==> flow/design.v <==
`timescale 1ns / 1ps
module sync_fifo
#(				
    parameter   ADDR_WIDTH   =   4 ,
    parameter   DATA_WIDTH   =   8   
)
(
    input                               i_rst_n  		,
    input                               i_clk    		,
    input                               i_wr_en  		,
    input                               i_rd_en  		,			 
    input   [DATA_WIDTH - 1:0]          i_din    		,
    output  [DATA_WIDTH - 1:0]     		o_dout   		,
	output   						    o_empty			,
  	output   						    o_full		 
);
localparam  depth   =   1 << ADDR_WIDTH ;
integer     i   ;
reg		[ADDR_WIDTH    :0]	count					   ;
reg		[ADDR_WIDTH - 1:0]	wr_addr					   ;
reg		[ADDR_WIDTH - 1:0]	rd_addr					   ;
wire						ram_wr_en				   ;
wire							ram_rd_en				   ;
wire						full					   ;
wire						empty					   ;
tp_ram
#(				
    .ADDR_WIDTH   (ADDR_WIDTH			) ,
    .DATA_WIDTH   (DATA_WIDTH			)   
)
u_tp_ram( 
    .rst_n       (i_rst_n	),
    .clka        (i_clk		),
    .clkb        (i_clk		),
    .wr_en       (ram_wr_en	),
    .wr_addr     (wr_addr	),
    .din         (i_din		),       
    .rd_en       (ram_rd_en	),
    .rd_addr     (rd_addr	),
    .dout        (o_dout	)
);
assign empty = (count == 0) ? 1'b1 : 1'b0 		;
assign full  = (count == depth) ? 1'b1 : 1'b0 	;
assign ram_wr_en = (i_wr_en && (~full))  ? 1'b1 : 1'b0 ;
assign ram_rd_en = (i_rd_en && (~empty)) ? 1'b1 : 1'b0 ;
always @(posedge i_clk or negedge i_rst_n)begin
if(!i_rst_n)
    count             <=  0                   ;
else if(i_wr_en && i_rd_en)   
    count             <= count   			  ;
else if(i_wr_en && (~full))
    count             <= count   + 1'b1		  ;
else if(i_rd_en && (~empty))
    count             <= count   - 1'b1		  ;
else    
    count             <= count   			  ;	
end
always @(posedge i_clk or negedge i_rst_n)begin
if(!i_rst_n) 
    wr_addr          <=  0                    ;	 
else if(full == 0 && i_wr_en == 1 )   
    wr_addr          <=  wr_addr  + 1'b1      ; 
else    
    wr_addr          <=  0                    ;
end
always @(posedge i_clk or negedge i_rst_n)begin
if(!i_rst_n) 
    rd_addr          <=  0                    ;	 
else if(empty == 0 && i_rd_en == 1 )   
    rd_addr          <=  rd_addr  + 1'b1      ; 
else    
    rd_addr          <=  rd_addr              ;
end
endmodule
`timescale 1ns / 1ps
module tp_ram
#(				
    parameter   ADDR_WIDTH   =   9 ,
    parameter   DATA_WIDTH   =   8   
)
(
    input                               rst_n       ,
    input                               clka        ,
    input                               clkb        ,
    input                               wr_en       ,
    input   [ADDR_WIDTH - 1:0]          wr_addr     ,
    input   [DATA_WIDTH - 1:0]          din         ,        
    input                               rd_en       ,
    input   [ADDR_WIDTH - 1:0]          rd_addr     ,
    output  [DATA_WIDTH - 1:0]          dout        
);
localparam  depth   =   1 << ADDR_WIDTH ;
integer     i   ;
reg     [DATA_WIDTH - 1:0]  data_buffer[depth - 1:0]   ;                    
reg                         wr_conflict                ;
reg     [DATA_WIDTH - 1:0]  din_d1                     ;  
reg     [DATA_WIDTH - 1:0]  dout_buff                  ;
assign  dout = (wr_conflict == 1'b1) ? din_d1 : dout_buff   ;
always @(posedge clkb or negedge rst_n)begin
if(!rst_n)
    din_d1                   <= 0                 ;       
else
    din_d1                   <= din               ;   
end
always @(posedge clkb or negedge rst_n)begin
if(!rst_n)
    wr_conflict              <= 1'b0              ;       
else if(wr_en && rd_en && (wr_addr == rd_addr) )
    wr_conflict              <= 1'b1              ;  
else
    wr_conflict              <= 1'b0              ;  
end
always @(posedge clka or negedge rst_n)begin
if(!rst_n)
    for(i = 0; i < depth ;i = i + 1)
        data_buffer[i]          <= 0                   ;
else if(wr_en) 
    data_buffer[wr_addr]     <= din                 ;
else
    data_buffer[wr_addr]     <= data_buffer[wr_addr];  
end
always @(posedge clkb or negedge rst_n)begin
if(!rst_n)
    dout_buff             <=  0                   ;
else if(rd_en)   
    dout_buff             <= data_buffer[rd_addr] ;
else
    dout_buff             <=  dout_buff           ;  
end
endmodule
[Tool chain data of sync_fifo]
What the tools print for sync_fifo, step after step.
Lines are those of the file above, counted from 1.
Operators: Yosys type, input widths -> output width; for muxes data width and select width s.
Cell names lack the library's common part.
Not given: -
Set-up
  top: sync_fifo
  clock: i_clk
  cell library: sky130hd
  corner: tt_025C_1v80

[Word level]
Counts by Yosys on the flattened word-level netlist (proc, flatten, opt, wreduce). Print and check cells are left out. Cells with the same type and inputs are merged into one.
Bit counts
  flip-flop bits (word level): 158
  bits of input ports: 12
  elaborated cells: 130
  output and inout port bits: 10
Operators by class
  mux-type cells: 59
  $add $sub $neg: 4
  reduce/logical cells: 10
  bitwise operators: 3
  equality and inequality tests: 32
Operators with widths (count)
  $mux 8: 49
  $pmux 8 s16: 1
  $pmux 8 s15: 1
  $eq 4x4->1 const B: 16
  $eq 4x3->1 const B: 8
  $eq 4x2->1 const B: 4
  $mux 5: 2
  $add 4x1->4 const B: 2
  $eq 4x1->1 const B: 2
  $logic_not 4->1: 2
  $logic_and 1x1->1: 5
  $add 5x1->5 const B: 1
  $sub 5x1->5 const B: 1
  $eq 5x5->1 const B: 1
  $logic_not 5->1: 1
  $mux 1: 5
  $eq 4x4->1: 1
  $mux 4: 1
  $not 1->1: 3
  $reduce_and 2->1: 1
  $reduce_bool 2->1: 1

[Logic depth]
Longest topological path by Yosys (ltp), each cell counted once; first at word level (registers and memories cut), then after technology mapping (sequential cells cut; the memories' decode and read muxes count).
Logic depth
  depth in word-level cells: 8
  ABC_AREA: 0
  gate-level depth with buffers: 11
  gate-level depth less buffers: 9

[Netlist]
Source: synth_stat.txt of the flow (Yosys; design flattened, memories mapped). It holds for the ABC_AREA given above (unset counts as 0); a run with the other value may have another netlist.
Cells by type
  dfrtp_1: count 158, total area 3.95E+03 um^2
  o21ai_0: count 147, total area 735.706 um^2
  nand2_1: count 174, total area 653.126 um^2
  mux2_2: count 21, total area 236.477 um^2
  a22oi_1: count 27, total area 202.694 um^2
  clkbuf_1: count 50, total area 187.68 um^2
  a222oi_1: count 18, total area 180.173 um^2
  mux2i_1: count 17, total area 170.163 um^2
  ha_1: count 12, total area 150.144 um^2
  a22o_1: count 17, total area 148.893 um^2
  a221oi_1: count 12, total area 105.101 um^2
  nand3_1: count 21, total area 105.101 um^2
  xnor2_1: count 12, total area 105.101 um^2
  mux4_2: count 4, total area 90.086 um^2
  a21oi_1: count 17, total area 85.082 um^2
  o21ai_1: count 13, total area 65.062 um^2
  a31oi_1: count 9, total area 56.304 um^2
  buf_2: count 11, total area 55.053 um^2
Other cell types: 48; their cells: 140.
Mapped netlist
  buffer cells: 79
  cell area after synthesis: 8241.7 um^2
  mapped flip-flops: 158
  sequential part of the area: 3953.8 um^2
  standard cells after synthesis: 880
The figures by module come from a second, unflattened synthesis with its own total; it is not the netlist above.
Second synthesis, totals
  cell total of the unflattened synthesis: 1024
  area (unflattened synthesis): 9464.1 um^2
Rows give one instance, submodules left out.
Modules
  tp_ram: area 8655.8 um^2, cells 949, sequential area 3628.5 um^2, instances 1
  sync_fifo: area 808.3 um^2, cells 75, sequential area 325.3 um^2, instances 1

[Timing after synthesis]
OpenSTA on the mapped netlist: ideal clock, no wires. The path of least setup slack (recovery checks aside). Input and output delay are each 20% of the period. Register names are those of the netlist, which keeps one name where synthesis merged equal registers.
Timing post-synthesis
  kind: register -> register
  start point: register count[1]
  end point: register count[4]
  stages on the path: 12
  arrival time: 2.412 ns
  setup time: 0.123 ns
  time at the first pin: 0.000 ns
  period: 3.98 ns
  buffers on the path: 2
  data required time: 3.857 ns
  path slack: 1.445 ns
  path delay: 2.535 ns
  synthesis period reached: 2.535 ns
"path delay" = arrival - input delay + setup time.
"stages on the path" counts driving pins, that of a launching flip-flop among them; a cell with two outputs on the path counts twice.
"synthesis period reached" is the clock period less the worst setup slack; recovery checks do not enter. This is arithmetic on one report: input and output delays are still those of the set period (20% each).
The rows between start and end are the longest chain of elaborated cells between them; the timing report does not say that the signal goes this way. Where chains are equally long, one stands for them.
Each line given opens the expression or statement behind the cell; cells for indexed reads and writes are added by Yosys, which also makes memories of some case tables.
At most two assigning lines are given for a register; there are more.
Between the ends, post-synthesis
  cell sequence: dfrtp_1 or4_1 buf_2 o21ai_4 inv_2 buf_2 fa_1 nor2b_1 o21ai_0 a211oi_1 a31oi_1 xnor2_1
  length of the longest elaborated chain: 6
  elaborated cells on any way between the ends: 14
  classes of those cells: add/sub: 2; eq/ne: 1; mux: 4; logic: 2; reduce/logical: 5
Ends and longest elaborated chain, post-synthesis
  start, declared: line 19  | reg [ADDR_WIDTH :0] count ;
  start, assigned: line 50  | count <= count ;
  start, assigned: line 52  | count <= count + 1'b1 ;
  $logic_not 5->1: line 42  | assign empty = (count == 0) ? 1'b1 : 1'b0 ;
  $mux 1: line 42
  $not 1->1: line 53  | else if(i_rd_en && (~empty))
  $logic_and 1x1->1: line 53
  $mux 5: line 53
  $mux 5: line 51  | else if(i_wr_en && (~full))
  end, assigned: line 50
  end, assigned: line 52
  end, declared: line 19

[Path in the finished layout]
From the final timing report of flow run A: the path of least setup slack in the routed layout; clock arrival at registers is part of the times.
Timing after layout
  kind: register -> register
  start point: register count[1]
  end point: register u_tp_ram.data_buffer[5][1]
  stages on the path: 7
  data required time: 4.80 ns
  setup time: 0.15 ns
  buffers on the path: 0
  path slack: 1.12 ns
  arrival time: 3.68 ns
  time at the first pin: 0.43 ns
  period: 4.52 ns
The rows between start and end are the longest chain of elaborated cells between them; the timing report does not say that the signal goes this way. Where chains are equally long, one stands for them.
At most two assigning lines are given for a register; there are more.
Between the ends, after layout
  cell sequence: dfrtp_1 or4_1 o21ai_4 inv_2 a211o_1 o41ai_4 o21ai_0
  length of the longest elaborated chain: 6
  elaborated cells on any way between the ends: 6
  classes of those cells: eq/ne: 1; mux: 3; logic: 1; reduce/logical: 1
Ends and longest elaborated chain, after layout
  start, declared: line 19  | reg [ADDR_WIDTH :0] count ;
  start, assigned: line 50  | count <= count ;
  start, assigned: line 52  | count <= count + 1'b1 ;
  $eq 5x5->1: line 43  | assign full = (count == depth) ? 1'b1 : 1'b0 ;
  $mux 1: line 43
  $not 1->1: line 44  | assign ram_wr_en = (i_wr_en && (~full))  ? 1'b1 : 1'b0 ;
  $logic_and 1x1->1: line 44
  $mux 1: line 44
  $mux 8: line 117  | else if(wr_en)
  end, assigned: line 118  | data_buffer[wr_addr]     <= din                 ;
  end, assigned: line 120  | data_buffer[wr_addr]     <= data_buffer[wr_addr];
  end, declared: line 94  | reg     [DATA_WIDTH - 1:0]  data_buffer[depth - 1:0]   ;

==> results <==
Measured results for sync_fifo: 2 stored runs of the Yosys and OpenROAD flow on sky130hd. The settings differ; the order carries no meaning. The constraints put input and output delay at 20% of the set period each and load the outputs with 0.01 pF.
"achieved clock period (ns)": clock period set for the run, less the worst setup slack. It is reckoned from that one timing run; input and output delays stay at 20% of the period that was set.
"worst setup path time (ns)" = time allowed to the worst setup path (clock period - input delay - output delay, where it has them) - its slack; a late launch clock adds to it, a late capture clock takes from it.
"finish__power__total": no workload was simulated; the value follows from the tool's default switching activity.

Flow files of flow run A
==> flow/run.sh <==
#!/bin/bash
# the make line also repeats the synthesis and layout settings of config.mk as NAME=value (left out here)
make -C /OpenROAD-flow-scripts/flow DESIGN_CONFIG=/design/flow/config.mk WORK_HOME=/design/flow/orfs CLKGATE_MAP_FILE= finish
==> flow/config.mk <==
export PLATFORM = sky130hd
export DESIGN_NAME = sync_fifo
export DESIGN_NICKNAME = sync_fifo
export VERILOG_FILES = /design/flow/design.v
export SDC_FILE = /design/flow/constraint.sdc
export NUM_CORES = 4
export LEC_CHECK = 0
export CAP_MARGIN = 20
export CORE_MARGIN = 2
export CORE_UTILIZATION = 30
export CTS_CLUSTER_SIZE = 41
export GPL_ROUTABILITY_DRIVEN = 0
export PLACE_DENSITY_LB_ADDON = 0.23
export SLEW_MARGIN = 20
==> flow/constraint.sdc <==
create_clock -name core_clock -period 4.52 [get_ports {i_clk}]
set_input_delay 0.9040 -clock core_clock [delete_from_list [all_inputs] [get_ports {i_clk}]]
set_output_delay 0.9040 -clock core_clock [all_outputs]
set_load 0.01 [all_outputs]

report of flow run A
yosys chip area after synthesis (um^2): 8241.7
finish__design__die__area: 28813.4
finish__design__instance__area__stdcell: 9283.9
finish__design__instance__utilization: 0.3445
finish__timing__setup__ws: 1.116
finish__timing__setup__tns: 0.000
finish__timing__hold__ws: 0.479
finish__power__total: 6.397e-03
achieved clock period (ns): 3.404
worst setup path time (ns): 3.40
worst setup path kind: register -> register

Flow files of flow run B
==> flow/run.sh <==
#!/bin/bash
# the make line also repeats the synthesis and layout settings of config.mk as NAME=value (left out here)
make -C /OpenROAD-flow-scripts/flow DESIGN_CONFIG=/design/flow/config.mk WORK_HOME=/design/flow/orfs CLKGATE_MAP_FILE= finish
==> flow/config.mk <==
export PLATFORM = sky130hd
export DESIGN_NAME = sync_fifo
export DESIGN_NICKNAME = sync_fifo
export VERILOG_FILES = /design/flow/design.v
export SDC_FILE = /design/flow/constraint.sdc
export NUM_CORES = 4
export LEC_CHECK = 0
export ABC_AREA = 1
export CAP_MARGIN = 20
export CELL_PAD_IN_SITES_GLOBAL_PLACEMENT = 3
export CORE_ASPECT_RATIO = 0.93
export CORE_MARGIN = 2
export CORE_UTILIZATION = 60
export CTS_CLUSTER_DIAMETER = 107
export MIN_ROUTING_LAYER = met1
export PLACE_DENSITY = 0.48
export SETUP_SLACK_MARGIN = -0.34
export SLEW_MARGIN = 0
==> flow/constraint.sdc <==
create_clock -name core_clock -period 3.98 [get_ports {i_clk}]
set_input_delay 0.7960 -clock core_clock [delete_from_list [all_inputs] [get_ports {i_clk}]]
set_output_delay 0.7960 -clock core_clock [all_outputs]
set_load 0.01 [all_outputs]

report of flow run B: did not finish, place, GPL-0301
